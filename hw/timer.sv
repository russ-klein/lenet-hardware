==> flow/design.v <==
module timer (                                                     
  input          clock,                                                
  input          resetn,                                               
  input  [15:0]  read_addr,                                            
  output [31:0]  read_data,                                            
  input          oe,                                                   
  input  [15:0]  write_addr,                                           
  input  [31:0]  write_data,                                           
  input  [3:0]   be,                                                   
  input          we                                                   
);                                                                     
 reg     [31:0]  register_bank[15:0];                                  
 reg     [31:0]  rd_reg;                                               
 reg             ready_out = 1'b1;                                     
 reg             resp_out = 2'b00;                                     
 wire    [15:0]  read_address;                                         
 wire    [15:0]  write_address;                                        
 wire            read_enable = oe;                                     
 wire            write_enable = we;                                    
 assign read_data = rd_reg;                                            
 assign read_address = read_addr[15:0];                                
 assign write_address = write_addr[15:0];                              
 always @(posedge clock or negedge resetn) begin                       
   if (resetn == 1'b0) begin                                           
     rd_reg <= 32'h00000000;                                           
   end else begin                                                      
     if (read_enable) begin                                            
       rd_reg <= register_bank[read_address];                          
     end                                                               
   end                                                                 
 end                                                                   
 always @(posedge clock or negedge resetn) begin                       
   if (resetn == 1'b0) begin                                           
       register_bank[0] <= 32'h00000000; 
   end else begin                                                      
       register_bank[0] = register_bank[0] + 32'h00000001;
   end                                                                 
 end                                                                   
 endmodule 
==> Step by step through the tools: timer <==
What the tools print for timer, step after step.
Lines are those of the file above, counted from 1.
Library cell names are shortened.
{ "design": {"top_module": "timer", "clock": "clock", "lib": "sky130hd", "lib_corner": "tt_025C_1v80"} }

==> Word level <==
Counts by Yosys on the flattened word-level netlist (proc, flatten, opt, wreduce). Print and check cells are left out. Cells with the same type and inputs are merged into one.
{ "bits": {"output_inout_bits": 32, "input_bits": 72, "elab_cells": 20, "regBits": 64} }
{ "op_classes": {"n_reduce_logical": 1, "mux": 1, "equal": 15, "addsub": 1} }
{ "op_table": {"columns": ["cell", "count"], "rows": [
  ["32-bit parallel mux with 16-bit select", 1],
  ["32-bit by 1-bit adder with 32-bit output (second input constant)", 1],
  ["4-bit == test (second input constant)", 8],
  ["4-bit by 3-bit == test with 1-bit output (second input constant)", 4],
  ["4-bit by 2-bit == test with 1-bit output (second input constant)", 2],
  ["4-bit by 1-bit == test with 1-bit output (second input constant)", 1],
  ["4-bit logical NOT", 1]
]} }

==> Longest topological paths <==
Depth = most cells in a row (Yosys ltp): at word level without a register or memory, in the mapped netlist without a sequential cell, where the memories' decode and read muxes count.
{ "depth": {"ltp_word": 2, "abc_area": 0, "mapped_depth": 6, "mapped_depth_nobuf": 5} }

==> Mapped cells and area <==
Yosys stat after the flow's synthesis: flattened, memories mapped to cells. It holds for the ABC_AREA given above (unset counts as 0); a run with the other value may have another netlist.
{ "mapped": {"area_mm2": 0.002655, "ff_cells": 64, "seqArea_mm2": 0.0016015, "mapped_cells": 195, "n_buf": 8} }
{ "by_type": {"columns": ["type", "count", "type_area_um2"], "rows": [
  ["dfrtp_1", 64, 1.6E+03],
  ["mux2_2", 32, 360.346],
  ["xor2_1", 20, 175.168],
  ["xnor2_1", 10, 87.584],
  ["nor4_2", 5, 62.56],
  ["nand3_1", 10, 50.048],
  ["and4_1", 4, 35.034],
  ["nand2_1", 9, 33.782],
  ["nor4_1", 4, 25.024],
  ["nor2_1", 6, 22.522],
  ["nor4_4", 1, 21.27],
  ["nand3_2", 2, 20.019],
  ["nor3_1", 4, 20.019],
  ["inv_1", 5, 18.768],
  ["nand4_1", 3, 18.768],
  ["buf_1", 4, 15.014],
  ["and3_1", 2, 12.512],
  ["ha_1", 1, 12.512]
]} }
Other cell types: 8; their cells: 9.

==> Path before layout <==
Path of least setup slack by OpenSTA after synthesis, without wires, with an ideal clock, recovery checks aside; 20% of the period is set as input and as output delay. Where synthesis merged equal registers, the netlist keeps one of their names.
{ "synth_path": {"path_kind": "register -> register", "start": "reg register_bank[0][0]", "end": "reg register_bank[0][26]", "setup_ps": 79, "n_path_buf": 1, "t_required_ps": 2051, "period_ps": 2130, "t_arrival_ps": 1535, "launch_ps": 0, "path_delay_ps": 1614, "setup_slack_ps": 516, "driving_pins": 7, "period_less_setup_slack_ps": 1614} }
"path_delay_ps" is the arrival time less input delay plus setup time.
"driving_pins" counts driving pins, that of a launching flip-flop among them; a cell with two outputs on the path counts twice.
"period_less_setup_slack_ps" = period - worst setup slack (recovery checks aside). The figure is calculated, with input and output delays left at 20% of the set period.
Between the ends stands the longest chain of elaborated cells between them, by number of cells; it is not shown to be the way that was timed. Of several equally long chains one is given.
A line is the first line of the expression or statement that the cell stems from. Yosys adds cells for indexed reads and writes and turns some case tables into memories.
{ "synth_via": {"cell_sequence": "dfrtp_1 ha_1 nand3_1 or3_1 buf_2 nor4_1 xor2_1", "elab_chain_len": 1, "cells_between": 1, "lines_between": 1, "classes_between": "add/sub: 1"} }
{ "synth_rtl": {"columns": ["element", "line_no", "text"], "rows": [
  ["start: declaration", 12, "reg     [31:0]  register_bank[15:0];"],
  ["start: assignment", 34, "register_bank[0] <= 32'h00000000;"],
  ["start: assignment", 36, "register_bank[0] = register_bank[0] + 32'h00000001;"],
  ["32-bit by 1-bit adder with 32-bit output", 36, null],
  ["end: assignment", 34, null],
  ["end: assignment", 36, null],
  ["end: declaration", 12, null]
]} }

==> Worst path after layout <==
Path of least setup slack in the final report of flow run 1 (OpenROAD, finished layout, wires in). Where an end is a register, its clock arrival counts in the times.
The report prints the path's times to 10 ps; the period is as set.
{ "layout_path": {"path_kind": "register -> register", "start": "reg register_bank[0][0]", "end": "reg register_bank[0][28]", "setup_ps": 70, "launch_ps": 330, "n_path_buf": 1, "period_ps": 2090, "t_required_ps": 2340, "setup_slack_ps": 210, "driving_pins": 7, "t_arrival_ps": 2140} }
Between the ends stands the longest chain of elaborated cells between them, by number of cells; it is not shown to be the way that was timed. Of several equally long chains one is given.
{ "layout_via": {"cell_sequence": "dfrtp_1 ha_1 nand3_1 or3_1 buf_2 nor4_1 xor2_1", "elab_chain_len": 1, "cells_between": 1, "lines_between": 1, "classes_between": "add/sub: 1"} }
{ "layout_rtl": {"columns": ["element", "line_no", "text"], "rows": [
  ["start: declaration", 12, "reg     [31:0]  register_bank[15:0];"],
  ["start: assignment", 34, "register_bank[0] <= 32'h00000000;"],
  ["start: assignment", 36, "register_bank[0] = register_bank[0] + 32'h00000001;"],
  ["32-bit by 1-bit adder with 32-bit output", 36, null],
  ["end: assignment", 34, null],
  ["end: assignment", 36, null],
  ["end: declaration", 12, null]
]} }

Below are 2 stored runs of the flow (Yosys, OpenROAD; platform sky130hd) on timer, each with its settings and what was measured, unordered. Constraints: input delay and output delay 20% of the set period each, output load 0.01 pF.
"final_power_uw" is the tool's figure for a default switching activity; nothing was simulated.

Flow run 1
==> flow/run.sh <==
#!/bin/bash
# the make line also repeats the synthesis and layout settings of config.mk as NAME=value (left out here)
make -C /OpenROAD-flow-scripts/flow DESIGN_CONFIG=/design/flow/config.mk WORK_HOME=/design/flow/orfs CLKGATE_MAP_FILE= finish
==> flow/config.mk <==
export PLATFORM = sky130hd
export DESIGN_NAME = timer
export DESIGN_NICKNAME = timer
export VERILOG_FILES = /design/flow/design.v
export SDC_FILE = /design/flow/constraint.sdc
export NUM_CORES = 4
export LEC_CHECK = 0
export ABC_AREA = 0
export CAP_MARGIN = 20
export CELL_PAD_IN_SITES_DETAIL_PLACEMENT = 1
export CORE_ASPECT_RATIO = 1.42
export CORE_MARGIN = 2
export CORE_UTILIZATION = 17
export GPL_TIMING_DRIVEN = 0
export PLACE_DENSITY_LB_ADDON = 0.09
export SLEW_MARGIN = 20
==> flow/constraint.sdc <==
create_clock -name core_clock -period 2.09 [get_ports {clock}]
set_input_delay 0.4180 -clock core_clock [delete_from_list [all_inputs] [get_ports {clock}]]
set_output_delay 0.4180 -clock core_clock [all_outputs]
set_load 0.01 [all_outputs]

==> results of flow run 1, as JSON <==
{
  "tns_setup_ps": 0,
  "finish.utilization_frac": 0.23,
  "final_power_uw": 2716,
  "synth_area_mm2": 0.002655,
  "worstSetupSlack_ps": 207,
  "final_stdcell_area_mm2": 0.0035346,
  "dieArea_mm2": 0.0166492
}

Flow run 2
==> flow/run.sh <==
#!/bin/bash
# the make line also repeats the synthesis and layout settings of config.mk as NAME=value (left out here)
make -C /OpenROAD-flow-scripts/flow DESIGN_CONFIG=/design/flow/config.mk WORK_HOME=/design/flow/orfs CLKGATE_MAP_FILE= finish
==> flow/config.mk <==
export PLATFORM = sky130hd
export DESIGN_NAME = timer
export DESIGN_NICKNAME = timer
export VERILOG_FILES = /design/flow/design.v
export SDC_FILE = /design/flow/constraint.sdc
export NUM_CORES = 4
export LEC_CHECK = 0
export ABC_AREA = 1
export CAP_MARGIN = 20
export CELL_PAD_IN_SITES_DETAIL_PLACEMENT = 0
export CELL_PAD_IN_SITES_GLOBAL_PLACEMENT = 2
export CORE_MARGIN = 2
export CORE_UTILIZATION = 18
export CTS_CLUSTER_DIAMETER = 22
export GPL_ROUTABILITY_DRIVEN = 0
export GPL_TIMING_DRIVEN = 1
export PLACE_DENSITY_LB_ADDON = 0.21
export SETUP_SLACK_MARGIN = 0.28
export SLEW_MARGIN = 20
==> flow/constraint.sdc <==
create_clock -name core_clock -period 1.23 [get_ports {clock}]
set_input_delay 0.2460 -clock core_clock [delete_from_list [all_inputs] [get_ports {clock}]]
set_output_delay 0.2460 -clock core_clock [all_outputs]
set_load 0.01 [all_outputs]

==> results of flow run 2, as JSON <==
{
  "worstSetupSlack_ps": -120,
  "final_power_uw": 4913,
  "finish.utilization_frac": 0.268,
  "dieArea_mm2": 0.0176598,
  "synth_area_mm2": 0.0029904,
  "tns_setup_ps": -1961,
  "final_stdcell_area_mm2": 0.004393
}
