==> flow/design.v <==
`timescale 1ns/1ns
module bus_fifo
    (
        CLK,
        RESET_N,
        DATA_STROBE,
        DATA_IN,
        DATA_READY,
        DATA_OUT,
        DATA_ACK,
        FULL
    );
    parameter width = 8;
    parameter depth = 8;
    input                 CLK;
    input                 RESET_N;
    input                 DATA_STROBE;
    input  [width-1:0]    DATA_IN;
    output                DATA_READY;
    output [width-1:0]    DATA_OUT;
    input                 DATA_ACK;
    output                FULL;
    reg    [width-1:0]    fifo_mem[(1<<depth)-1:0];
    reg    [$clog2(depth)-1:0]  input_pointer;
    reg    [$clog2(depth)-1:0]  output_pointer;
    wire                  empty;
    wire   [$clog2(depth):0]    input_pointer_plus_one;
    assign empty = (input_pointer == output_pointer) ? 1'b1 : 1'b0;
    assign FULL  = (input_pointer_plus_one == output_pointer) ? 1'b1 : 1'b0;
    assign DATA_READY = !empty;
    assign input_pointer_plus_one = input_pointer + {{$clog2(depth)-1 {1'b0}}, 1'b1};
    assign DATA_OUT = (empty) ? {width {1'b0}} : fifo_mem[output_pointer];
    always @(posedge CLK) begin
        if (!RESET_N) begin 
            input_pointer <= {$clog2(depth) {1'b0}};
            output_pointer <= {$clog2(depth) {1'b0}};
        end else begin
            if (DATA_STROBE & !FULL) begin
                fifo_mem[input_pointer] <= DATA_IN;
                input_pointer <= input_pointer + {{$clog2(depth)-1 {1'b0}}, 1'b1};
            end
            if (DATA_ACK & !empty) begin
                output_pointer <= output_pointer + {{$clog2(depth)-1 {1'b0}}, 1'b1};
            end
        end
    end
endmodule
`timescale 1ns/1ns
module uart_pl01x (
      input          CLOCK,
      input          RESETn,
      input  [11:2]  READ_ADDRESS,
      output [31:0]  READ_DATA,
      input          OE,
      input  [11:2]  WRITE_ADDRESS,
      input  [31:0]  WRITE_DATA,
      input          WE,
      input  [3:0]   BE,
      input          CTS,
      input          DSR,
      input          DCD,
      input          RI,
      output         RTS,
      output         DTR,
      output         OUT,
      input          RXD,
      output         TXD,
      input[7:0]     char_in_from_tbx,
      input          input_strobe,
      output[7:0]    char_out_to_tbx,
      output         output_strobe
    );
    parameter        wait_states = 3; 
    reg [7:0]        outgoing_byte;
    reg              out_strobe;
    wire [11:0]      addr;
    reg  [15:0]      reg_bank [1023:0];
    wire [7:0]       uartDIN;
    wire             uartOE;
    wire             uartBE;
    wire             uartPE;
    wire             uartFE;
    wire             uartRI;
    wire             uartTXFE;
    wire             uartRXFF;
    wire             uartTXFF;
    wire             uartRXFE;
    wire             uartBUSY;
    wire             uartDCD;
    wire             uartDSR;
    wire             uartCTS;
    wire             uartSPS;
    wire [1:0]       uartWLEN;
    wire             uartFEN;
    wire             uartSTP2;
    wire             uartEPS;
    wire             uartPEN;
    wire             uartBRK;
    wire             uartCTSEn;
    wire             uartRTSEn;
    wire             uartOut2;
    wire             uartOut1;
    wire             uartRTS;
    wire             uartDTR;
    wire             uartRXE;
    wire             uartTXE;
    wire             uartLBE;
    wire             uartSIRLP;
    wire             uartSIREN;
    wire             uartUARTEN;
    wire [2:0]       uartRXIFLSEL;
    wire [2:0]       uartTXIFLSEL;
    wire             uartOEIM;
    wire             uartBEIM;
    wire             uartPEIM;
    wire             uartFEIM;
    wire             uartRTIM;
    wire             uartTXIM;
    wire             uartRXIM;
    wire             uartDSRMIM;
    wire             uartDCDMIM;
    wire             uartCTSMEM;
    wire             uartRIMIM;
    wire             uartOERIS;
    wire             uartBERIS;
    wire             uartPERIS;
    wire             uartFERIS;
    wire             uartRTRIS;
    wire             uartTXRIS;
    wire             uartRXRIS;
    wire             uartDSRRMIS;
    wire             uartDCDRMIS;
    wire             uartCTSRMIS;
    wire             uartRIRMIS;
    wire             uartOEMIS;
    wire             uartBEMIS;
    wire             uartPEMIS;
    wire             uartFEMIS;
    wire             uartRTMIS;
    wire             uartTXMIS;
    wire             uartRXMIS;
    wire             uartDSRMMIS;
    wire             uartDCDMMIS;
    wire             uartCTSMMIS;
    wire             uartRIMMIS;
    wire             uartDMAONERR;
    wire             uartTXDMAE;
    wire             uartRXDMAE;
    reg [31:0]       data_out;
    reg              write_data = 1'b0;
    reg              write_ctrl = 1'b0;
    reg              sel_en = 1'b0;
    reg              pending_write = 1'b0;
    reg [9:0]        waddr;
    wire [7:0]       fifo_output;
    wire [7:0]       buffered_keyboard_input;
    wire             keyboard_data_ready;
    reg              keyclick_ack;
    reg              key_read;
    bus_fifo char_in_buffer (
        .CLK          (CLOCK),
        .RESET_N      (RESETn),
        .DATA_STROBE  (input_strobe),
        .DATA_IN      (char_in_from_tbx),
        .FULL         (open),
        .DATA_READY   (keyboard_data_ready),
        .DATA_OUT     (fifo_output),
        .DATA_ACK     (keyclick_ack)
    );
    assign buffered_keyboard_input = (keyboard_data_ready) ? fifo_output : 8'h00;
    assign char_out_to_tbx = outgoing_byte;
    assign output_strobe   = out_strobe;
    assign   uartDIN       = reg_bank[10'h000][7:0];
    assign   uartOE        = reg_bank[10'h000][11];
    assign   uartBE        = reg_bank[10'h000][10];
    assign   uartPE        = reg_bank[10'h000][9];
    assign   uartFE        = reg_bank[10'h000][8];
    assign   uartRI        = reg_bank[10'h006][8];
    assign   uartTXFE      = reg_bank[10'h006][7];
    assign   uartRXFF      = reg_bank[10'h006][6];
    assign   uartTXFF      = reg_bank[10'h006][5];
    assign   uartRXFE      = reg_bank[10'h006][4];
    assign   uartBUSY      = reg_bank[10'h006][3];
    assign   uartDCD       = reg_bank[10'h006][2];
    assign   uartDSR       = reg_bank[10'h006][1];
    assign   uartCTS       = reg_bank[10'h006][0];
    assign   uartSPS       = reg_bank[10'h00B][7];
    assign   uartWLEN      = reg_bank[10'h00B][6:5];
    assign   uartFEN       = reg_bank[10'h00B][4];
    assign   uartSTP2      = reg_bank[10'h00B][3];
    assign   uartEPS       = reg_bank[10'h00B][2];
    assign   uartPEN       = reg_bank[10'h00B][1];
    assign   uartBRK       = reg_bank[10'h00B][0];
    assign   uartCTSEn     = reg_bank[10'h00C][15];
    assign   uartRTSEn     = reg_bank[10'h00C][14];
    assign   uartOut2      = reg_bank[10'h00C][13];
    assign   uartOut1      = reg_bank[10'h00C][12];
    assign   uartRTS       = reg_bank[10'h00C][11];
    assign   uartDTR       = reg_bank[10'h00C][10];
    assign   uartRXE       = reg_bank[10'h00C][9];
    assign   uartTXE       = reg_bank[10'h00C][8];
    assign   uartLBE       = reg_bank[10'h00C][7];
    assign   uartSIRLP     = reg_bank[10'h00C][2];
    assign   uartSIREN     = reg_bank[10'h00C][1];
    assign   uartUARTEN    = reg_bank[10'h00C][0];
    assign   uartRXIFLSEL  = reg_bank[10'h00D][5:3];
    assign   uartTXIFLSEL  = reg_bank[10'h00D][2:0];
    assign   uartOEIM      = reg_bank[10'h00E][10];
    assign   uartBEIM      = reg_bank[10'h00E][9];
    assign   uartPEIM      = reg_bank[10'h00E][8];
    assign   uartFEIM      = reg_bank[10'h00E][7];
    assign   uartRTIM      = reg_bank[10'h00E][6];
    assign   uartTXIM      = reg_bank[10'h00E][5];
    assign   uartRXIM      = reg_bank[10'h00E][4];
    assign   uartDSRMIM    = reg_bank[10'h00E][3];
    assign   uartDCDMIM    = reg_bank[10'h00E][2];
    assign   uartCTSMEM    = reg_bank[10'h00E][1];
    assign   uartRIMIM     = reg_bank[10'h00E][0];
    assign   uartOERIS     = reg_bank[10'h00F][10];
    assign   uartBERIS     = reg_bank[10'h00F][9];
    assign   uartPERIS     = reg_bank[10'h00F][8];
    assign   uartFERIS     = reg_bank[10'h00F][7];
    assign   uartRTRIS     = reg_bank[10'h00F][6];
    assign   uartTXRIS     = reg_bank[10'h00F][5];
    assign   uartRXRIS     = reg_bank[10'h00F][4];
    assign   uartDSRRMIS   = reg_bank[10'h00F][3];
    assign   uartDCRDMIS   = reg_bank[10'h00F][2];
    assign   uartCTSRMIS   = reg_bank[10'h00F][1];
    assign   uartRIRMIS    = reg_bank[10'h00F][0];
    assign   uartOEMIS     = reg_bank[10'h010][10];
    assign   uartBEMIS     = reg_bank[10'h010][9];
    assign   uartPEMIS     = reg_bank[10'h010][8];
    assign   uartFEMIS     = reg_bank[10'h010][7];
    assign   uartRTMIS     = reg_bank[10'h010][6];
    assign   uartTXMIS     = reg_bank[10'h010][5];
    assign   uartRXMIS     = reg_bank[10'h010][4];
    assign   uartDSMRMIS   = reg_bank[10'h010][3];
    assign   uartDCMDMIS   = reg_bank[10'h010][2];
    assign   uartCTSMMIS   = reg_bank[10'h010][1];
    assign   uartRIMMIS    = reg_bank[10'h010][0];
    assign   uartDMAONERR  = reg_bank[10'h012][2];
    assign   uartTXDMAE    = reg_bank[10'h012][1];
    assign   uartRXDMAE    = reg_bank[10'h012][0];
    assign   uartMIS       = reg_bank[10'h00F] & reg_bank[10'h00E];
    assign   addr          = READ_ADDRESS;
    assign   waddr         = WRITE_ADDRESS;
    assign READ_DATA = data_out;
    assign data_out = (addr == 10'h000) ? buffered_keyboard_input : reg_bank[addr];
    always @(posedge CLOCK) begin
        if (!RESETn) begin  
            reg_bank[10'h000]    <= 8'h00; 
            reg_bank[10'h001]     <= 4'h0; 
            reg_bank[10'h006]      <= 9'b010010000;
            reg_bank[10'h008]    <= 8'h00;
            reg_bank[10'h009]    <= 16'h0000;
            reg_bank[10'h00A]    <= 6'b000000;
            reg_bank[10'h00B]   <= 8'h00;
            reg_bank[10'h00C]      <= 16'h0300;
            reg_bank[10'h00D]    <= 6'b010010;
            reg_bank[10'h00E]    <= 11'h000;
            reg_bank[10'h00F]     <= 11'h000;
            reg_bank[10'h012]   <= 3'b000;
            keyclick_ack  <= 1'b0;
            key_read      <= 1'b0;
        end else begin
           reg_bank[10'h006][4] <= !keyboard_data_ready;
           if (OE && addr == 10'h000) begin
               key_read <= 1'b1;
           end
           if (!OE) begin
               if (key_read == 1'b1) begin
                   keyclick_ack <= 1'b1;
                   key_read <= 1'b0;
               end
               if (keyclick_ack == 1'b1) begin
                   keyclick_ack <= 1'b0;
               end
           end
           if (out_strobe) out_strobe <= 1'b0;
           if (WE) begin
              case (waddr) 
                  10'h000 : begin 
                              outgoing_byte  <= WRITE_DATA;
                              out_strobe     <= 1'b1;
                            end
                  10'h001 : reg_bank[10'h001]    <= 4'h0;
                  10'h008 : reg_bank[10'h008]   <= WRITE_DATA;
                  10'h009 : reg_bank[10'h009]   <= WRITE_DATA;
                  10'h00A : reg_bank[10'h00A]   <= WRITE_DATA;
                  10'h00B : reg_bank[10'h00B]  <= WRITE_DATA;
                  10'h00C : reg_bank[10'h00C]     <= WRITE_DATA;
                  10'h00D : reg_bank[10'h00D]   <= WRITE_DATA;
                  10'h00E : reg_bank[10'h00E]   <= WRITE_DATA;
                  10'h011 : reg_bank[10'h00F]    <= reg_bank[10'h00F] & (~WRITE_DATA);
                  10'h012 : reg_bank[10'h012]  <= WRITE_DATA;
              endcase
           end 
        end
    end
endmodule
From RTL to reports: uart_pl01x
What the tools print for uart_pl01x, step after step.
Line numbers count from 1 in the design file above.
Operators: Yosys type, input widths -> output width; for muxes data width and select width s.
{ "design": {"design": "uart_pl01x", "clock": "CLOCK", "library": "sky130hd", "corner": "tt_025C_1v80"} }

After elaboration
Counts by Yosys on the flattened word-level netlist (proc, flatten, opt, wreduce). Print and check cells are left out.
Memory sizes are those after Yosys's memory passes, which may raise the word count (mostly to a power of two), join words into wider ones and drop unused or constant bits.
{ "word_totals": {"mem_bits_rw": 2048, "output_inout_bits": 45, "wordCells": 1094, "inputBits": 74, "clocked_rd_ports_x_width": 8, "register_bits": 162, "mem_count": 1} }
{ "memory_table": {"columns": ["memory", "words", "width", "read_ports", "write_ports", "line", "source"], "rows": [
  ["char_in_buffer.fifo_mem", 256, 8, 1, 1, 23, "reg    [width-1:0]    fifo_mem[(1<<depth)-1:0];"]
]} }
{ "classes": {"add_sub_neg": 3, "muxes": 19, "n_eq": 1034, "reduce_logical": 17, "bitwise": 4} }
{ "op_table": {"columns": ["operator", "n"], "rows": [
  ["$pmux 16 s1023", 1],
  ["$eq 10x10->1 const B", 512],
  ["$eq 10x9->1 const B", 256],
  ["$eq 10x8->1 const B", 128],
  ["$eq 10x7->1 const B", 64],
  ["$eq 10x6->1 const B", 32],
  ["$eq 10x5->1 const B", 18],
  ["$eq 10x4->1 const B", 15],
  ["$eq 10x3->1 const B", 4],
  ["$mux 8", 5],
  ["$eq 10x2->1 const B", 2],
  ["$logic_not 10->1", 2],
  ["$reduce_and 2->1", 9],
  ["$and 16x16->16", 1],
  ["$not 16->16", 1],
  ["$mux 16", 1],
  ["$logic_not 12->1", 1],
  ["$eq 10x1->1 const B", 1],
  ["$mux 1", 10],
  ["$add 3x1->3 const B", 2],
  ["$mux 3", 2],
  ["$add 3x1->4 const B", 1],
  ["$eq 4x3->1", 1],
  ["$eq 3x3->1", 1],
  ["$reduce_and 3->1", 1],
  ["$and 1x1->1", 2],
  ["$logic_not 1->1", 2],
  ["$reduce_or 2->1", 1],
  ["$logic_and 1x1->1", 1]
]} }

Logic depth
Depth = most cells in a row (Yosys ltp): at word level without a register or memory, in the mapped netlist without a sequential cell, where the memories' decode and read muxes count.
{ "logic_depth": {"ltp_word": 7, "ABC_AREA": 0, "depth_mapped": 8, "mapped_depth_nobuf": 6} }

Mapped cells and area
The flow's flattened synthesis, as Yosys stat reports it; memories are mapped. The netlist is that of the ABC_AREA named above (0 if unset); the other value can give another one.
{ "by_type": {"columns": ["cell_type", "n", "area_total_um2"], "rows": [
  ["sky130_fd_sc_hd__dfxtp_1", 156, 3.12E+03],
  ["sky130_fd_sc_hd__edfxtp_1", 73, 2.19E+03],
  ["sky130_fd_sc_hd__mux2i_1", 67, 670.643],
  ["sky130_fd_sc_hd__nand3_1", 90, 450.432],
  ["sky130_fd_sc_hd__o21ai_0", 85, 425.408],
  ["sky130_fd_sc_hd__mux4_2", 18, 405.389],
  ["sky130_fd_sc_hd__nand2_1", 94, 352.838],
  ["sky130_fd_sc_hd__mux2_2", 18, 202.694],
  ["sky130_fd_sc_hd__nor2_1", 51, 191.434],
  ["sky130_fd_sc_hd__a21oi_1", 37, 185.178],
  ["sky130_fd_sc_hd__buf_4", 21, 157.651],
  ["sky130_fd_sc_hd__clkbuf_1", 29, 108.854],
  ["sky130_fd_sc_hd__a22oi_1", 12, 90.086],
  ["sky130_fd_sc_hd__ha_1", 7, 87.584],
  ["sky130_fd_sc_hd__buf_2", 14, 70.067],
  ["sky130_fd_sc_hd__and3_1", 9, 56.304],
  ["sky130_fd_sc_hd__or3_1", 8, 50.048],
  ["sky130_fd_sc_hd__buf_1", 13, 48.797]
]} }
Other cell types: 51; their cells: 105.
{ "synth_totals": {"buffers": 80, "ff_cells": 229, "seq_area_um2": 5315.1, "stdcells": 907, "synth_area_um2": 9689.3} }
The figures by module come from a second, unflattened synthesis with its own total; it is not the netlist above.
{ "unflattened": {"hier_cells": 924, "hier_area_um2": 9818.2} }
Each row is one instance without its submodules.
{ "modules": {"columns": ["module", "instances", "n_cells", "mod_area_um2", "mod_seq_area_um2"], "rows": [
  ["uart_pl01x", 1, 761, 6754.0, 3213.1],
  ["bus_fifo", 1, 163, 3064.2, 2102.0]
]} }

Path before layout
OpenSTA on the mapped netlist: ideal clock, no wires. The path of least setup slack (recovery checks aside). Input and output delay are each 20% of the period. Register names are those of the netlist, which keeps one name where synthesis merged equal registers.
{ "synth_timing": {"kind": "input to output", "start": "in READ_ADDRESS[4]", "end": "out READ_DATA[14]", "slack_ns": 1.075, "out_delay_ns": 0.830, "delay_ns": 1.415, "n_path_buf": 3, "driving_pins": 6, "input_delay_ns": 0.830, "t_required_ns": 3.320, "t_arrival_ns": 2.245, "tclk_ns": 4.15, "launch_ns": 0.830, "period_less_setup_slack_ns": 3.075} }
"delay_ns" is the arrival time less input delay plus setup time.
At an output port there is no setup time.
"driving_pins": output pins that drive a net of the path, with the launching flip-flop's if there is one; two outputs of one cell count as two.
"period_less_setup_slack_ns" = period - worst setup slack (recovery checks aside). The figure is calculated, with input and output delays left at 20% of the set period.
Between the ends stands the longest chain of elaborated cells between them, by number of cells; it is not shown to be the way that was timed. Of several equally long chains one is given.
A line is the first line of the expression or statement that the cell stems from. Yosys adds cells for indexed reads and writes and turns some case tables into memories.
{ "synth_via": {"cell_sequence": "sky130_fd_sc_hd__clkbuf_1 -> sky130_fd_sc_hd__buf_2 -> sky130_fd_sc_hd__buf_2 -> sky130_fd_sc_hd__mux2_2 -> sky130_fd_sc_hd__a221oi_1 -> sky130_fd_sc_hd__o21ai_0", "elab_chain_cells": 4, "cells_between": 1028, "cone_classes": "eq/ne: 1023; mux: 2; reduce/logical: 3"} }
{ "synth_lines": {"columns": ["item", "line", "source"], "rows": [
  ["from (decl)", 52, "input  [11:2]  READ_ADDRESS,"],
  ["$eq 10x1->1", 248, "assign data_out = (addr == 10'h000) ? buffered_keyboard_input : reg_bank[addr];"],
  ["$reduce_or 2->1", null, null],
  ["$pmux 16 s1023", 248, null],
  ["$mux 16", 248, null],
  ["to (decl)", 53, "output [31:0]  READ_DATA,"]
]} }

Worst path after layout
From the final timing report of run 2: the path of least setup slack in the routed layout; clock arrival at registers is part of the times.
{ "layout_timing": {"kind": "input to output", "start": "in READ_ADDRESS[6]", "end": "out READ_DATA[4]", "slack_ns": 0.12, "launch_ns": 0.72, "driving_pins": 9, "t_arrival_ns": 2.75, "t_required_ns": 2.87, "tclk_ns": 3.59, "n_path_buf": 4, "out_delay_ns": 0.72, "input_delay_ns": 0.72} }
Between the ends stands the longest chain of elaborated cells between them, by number of cells; it is not shown to be the way that was timed. Of several equally long chains one is given.
{ "layout_via": {"cell_sequence": "sky130_fd_sc_hd__dlygate4sd2_1 -> sky130_fd_sc_hd__buf_4 -> sky130_fd_sc_hd__or3_1 -> sky130_fd_sc_hd__nor3_2 -> sky130_fd_sc_hd__nand2_4 -> sky130_fd_sc_hd__buf_4 -> sky130_fd_sc_hd__o22ai_1 -> sky130_fd_sc_hd__or3_1 -> sky130_fd_sc_hd__clkdlybuf4s15_2", "elab_chain_cells": 4, "cells_between": 1028, "cone_classes": "eq/ne: 1023; mux: 2; reduce/logical: 3"} }
{ "layout_lines": {"columns": ["item", "line", "source"], "rows": [
  ["from (decl)", 52, "input  [11:2]  READ_ADDRESS,"],
  ["$eq 10x1->1", 248, "assign data_out = (addr == 10'h000) ? buffered_keyboard_input : reg_bank[addr];"],
  ["$reduce_or 2->1", null, null],
  ["$pmux 16 s1023", 248, null],
  ["$mux 16", 248, null],
  ["to (decl)", 53, "output [31:0]  READ_DATA,"]
]} }

Subject: flow runs of uart_pl01x

Hi,

Below are 2 stored runs of the flow (Yosys, OpenROAD; platform sky130hd) on uart_pl01x, each with its settings and what was measured, unordered. Constraints: input delay and output delay 20% of the set period each, output load 0.01 pF.
"achieved clock period (ns)" means the clock period less the worst setup slack. The figure is calculated, with input and output delays left at 20% of the set period.
"worst setup path time (ns)" means the part of the period allowed to the worst setup path (the constraints hold back 20% at inputs and 20% at outputs) less its slack; where the path has registers, the arrival times of their clocks count too.
"finish__power__total" is the tool's figure for a default switching activity; nothing was simulated.

settings of run 1
{
  "period_ns": 1.73,
  "CORE_UTILIZATION": 72,
  "PLACE_DENSITY_LB_ADDON": 0.17,
  "CORE_ASPECT_RATIO": 0.87,
  "CORE_MARGIN": 2,
  "TNS_END_PERCENT": 85,
  "GPL_TIMING_DRIVEN": 1,
  "GPL_ROUTABILITY_DRIVEN": 0,
  "CTS_CLUSTER_SIZE": 42,
  "CTS_CLUSTER_DIAMETER": 378,
  "SLEW_MARGIN": 40,
  "MIN_ROUTING_LAYER": "met2",
  "CAP_MARGIN": 20
}
report of run 1: did not finish, route, GRT-0116

settings of run 2
{
  "period_ns": 3.59,
  "CAP_MARGIN": 20,
  "CORE_MARGIN": 2,
  "CORE_UTILIZATION": 40,
  "SLEW_MARGIN": 20
}
report of run 2
yosys chip area after synthesis (um^2): 9689.3
finish__design__die__area: 25484.9
finish__design__instance__area__stdcell: 12061.6
finish__design__instance__utilization: 0.5108
finish__timing__setup__ws: 0.120
finish__timing__setup__tns: 0.000
finish__timing__hold__ws: 0.430
finish__power__total: 5.712e-03
achieved clock period (ns): 3.470
worst setup path time (ns): 2.03
worst setup path kind: input to output

Regards
